==> flow/design.v <==
module synchronous_two_input_multiplexer
  #(parameter WIDTH=16)
   (
    input                  clk,
    input                  select,
    input      [WIDTH-1:0] in0,
    input      [WIDTH-1:0] in1,
    output reg [WIDTH-1:0] out
    );
   always @(posedge clk)
     case (select)
       1'b0: out = in0;
       1'b1: out = in1;
     endcase  
endmodule  
From RTL to reports: synchronous_two_input_multiplexer
What the tools print for synchronous_two_input_multiplexer, step after step.
Line numbers count from 1 in the design file above.
Cell names lack the library's common part.
The mark n/a stands for no value.
Inputs
  top module: synchronous_two_input_multiplexer
  clock port: clk
  cell library: sky130hd
  library corner: tt_025C_1v80

After elaboration
Source: Yosys, flattened and elaborated, memories not mapped. Widths are those after wreduce; folded enables and synchronous resets count as part of the registers. Registers that Yosys merges into a memory's read port (data or address) are not register bits. Print and check cells do not count. Equal cells are merged and count once.
Operators by class
  add/subtract/negate cells: 0
  multiply operators: 0
  divide/modulo/power cells: 0
  magnitude comparators: 0
  eq/ne operators: 0
  shift operators: 0
  muxes and demuxes: 1
  bitwise operators: 1
  reduce/logical cells: 0
Operators by type and width (count)
  16-bit case mux with 2-bit select: 1
  1-bit NOT: 1
Storage and ports
  flip-flop bits (word level): 16
  latch bits: 0
  bits in writable memories: 0
  bits in read-only memories: 0
  word width x clocked read ports: 0
  memories kept: 0
  input port bits: 34
  output and inout port bits: 16
  elaborated cells: 3

Depth
Depth = most cells in a row (Yosys ltp): at word level without a register or memory, in the mapped netlist without a sequential cell, where the memories' decode and read muxes count.
Logic depth
  depth in word-level cells: 2
  ABC_AREA: 1
  depth in mapped cells: 5
  mapped depth without buffers: 3

Mapped cells and area
The flow's flattened synthesis, as Yosys stat reports it; memories are mapped. The netlist is that of the ABC_AREA named above (0 if unset); the other value can give another one.
Cells by type
  dfxtp_1: count 16, total area 320.307 µm²
  nand2_1: count 43, total area 161.405 µm²
  nand2_2: count 5, total area 31.28 µm²
  buf_6: count 2, total area 22.522 µm²
  buf_12: count 1, total area 20.019 µm²
  inv_6: count 1, total area 8.758 µm²
Synthesis totals
  cell count: 68
  chip area (Yosys): 564.3 µm²
  sequential part of the area: 320.3 µm²
  flip-flops: 16
  buffers: 3

Timing after synthesis
OpenSTA on the mapped netlist: ideal clock, no wires. The path of least setup slack (recovery checks aside). Input and output delay are each 20% of the period. Register names are those of the netlist, which keeps one name where synthesis merged equal registers.
Timing path post-synthesis
  kind: input-to-reg
  from: input port select
  to: register out[4]
  period: 1.09 ns
  input delay: 0.218 ns
  library setup time: 0.112 ns
  launch time at the first pin: 0.218 ns
  arrival time: 0.581 ns
  required time: 0.978 ns
  path slack: 0.397 ns
  path delay: 0.475 ns
  stages: 5
  path buffers: 2
  synthesis period reached: 0.693 ns
"path delay" = arrival - input delay + setup time.
"stages" counts driving pins, that of a launching flip-flop among them; a cell with two outputs on the path counts twice.
"synthesis period reached" = period - worst setup slack (recovery checks aside). The figure is calculated, with input and output delays left at 20% of the set period.
The rows between start and end are the longest chain of elaborated cells between them; the timing report does not say that the signal goes this way. Where chains are equally long, one stands for them.
Each line given opens the expression or statement behind the cell; cells for indexed reads and writes are added by Yosys, which also makes memories of some case tables.
Between the ends, post-synthesis
  cells stage by stage: buf_6 -> inv_6 -> buf_12 -> nand2_1 -> nand2_1
  cells in the longest elaborated chain: 2
  elaborated cells on any way between the ends: 2
  source lines of those cells: 1
  those cells by class: mux: 1; logic: 1
Ends and longest elaborated chain, post-synthesis
  from (decl): line 5  | input                  select,
  1-bit NOT: line 11  | case (select)
  16-bit case mux with 2-bit select: line 11
  to (assign): line 12  | 1'b0: out = in0;
  to (assign): line 13  | 1'b1: out = in1;
  to (decl): line 8  | output reg [WIDTH-1:0] out

Path in the finished layout
Path of least setup slack in the final report of flow run A (OpenROAD, finished layout, wires in). Where an end is a register, its clock arrival counts in the times.
Timing path after layout
  kind: reg-to-output
  from: register out[8]
  to: output port out[8]
  period: 0.717 ns
  output delay: 0.14 ns
  launch time at the first pin: 0.28 ns
  arrival time: 0.72 ns
  required time: 0.57 ns
  path slack: -0.15 ns
  stages: 2
  path buffers: 1
Between the ends, after layout
  cells stage by stage: dfxtp_2 -> buf_6
  cells in the longest elaborated chain: 0
  elaborated cells on any way between the ends: 0
  source lines of those cells: 0
Ends and longest elaborated chain, after layout
  from (decl): line 8  | output reg [WIDTH-1:0] out
  from (assign): line 12  | 1'b0: out = in0;
  from (assign): line 13  | 1'b1: out = in1;
  to (decl): line 8

Subject: synchronous_two_input_multiplexer on sky130hd, stored results

Hello all,

2 stored runs of synchronous_two_input_multiplexer in the flow (synthesis by Yosys, layout by OpenROAD, sky130hd cells), in arbitrary order. Constraints: input delay and output delay 20% of the set period each, output load 0.01 pF.
"achieved clock period (ns)" is the run's clock period less its worst setup slack. It is reckoned from that one timing run; input and output delays stay at 20% of the period that was set.
"finish__power__total" rests on the timing tool's default activity at the inputs, not on a simulated workload.

settings of flow run A
{
  "period_ns": 0.717,
  "CORE_UTILIZATION": 22,
  "SETUP_SLACK_MARGIN": 0.18,
  "PLACE_DENSITY": 0.58,
  "CORE_ASPECT_RATIO": 0.9,
  "CELL_PAD_IN_SITES_GLOBAL_PLACEMENT": 3,
  "CELL_PAD_IN_SITES_DETAIL_PLACEMENT": 2,
  "TNS_END_PERCENT": 70,
  "ABC_AREA": 1,
  "GPL_TIMING_DRIVEN": 1,
  "CAP_MARGIN": 10,
  "MIN_ROUTING_LAYER": "met1",
  "CORE_MARGIN": 2,
  "SLEW_MARGIN": 20
}
report of flow run A
yosys chip area after synthesis (um^2): 564.3
finish__design__die__area: 2986.6
finish__design__instance__area__stdcell: 1062.3
finish__design__instance__utilization: 0.4343
finish__timing__setup__ws: -0.146
finish__timing__setup__tns: -2.209
finish__power__total: 1.889e-03
achieved clock period (ns): 0.863

settings of flow run B
{
  "period_ns": 1.2,
  "CORE_UTILIZATION": 61,
  "SETUP_SLACK_MARGIN": -0.05,
  "CORE_ASPECT_RATIO": 1.71,
  "CORE_MARGIN": 8,
  "ABC_AREA": 0,
  "CTS_CLUSTER_SIZE": 71,
  "CTS_CLUSTER_DIAMETER": 325,
  "SLEW_MARGIN": 30,
  "MIN_ROUTING_LAYER": "met2",
  "CAP_MARGIN": 20
}
report of flow run B: did not finish, floorplan, PDN-0185

Thanks
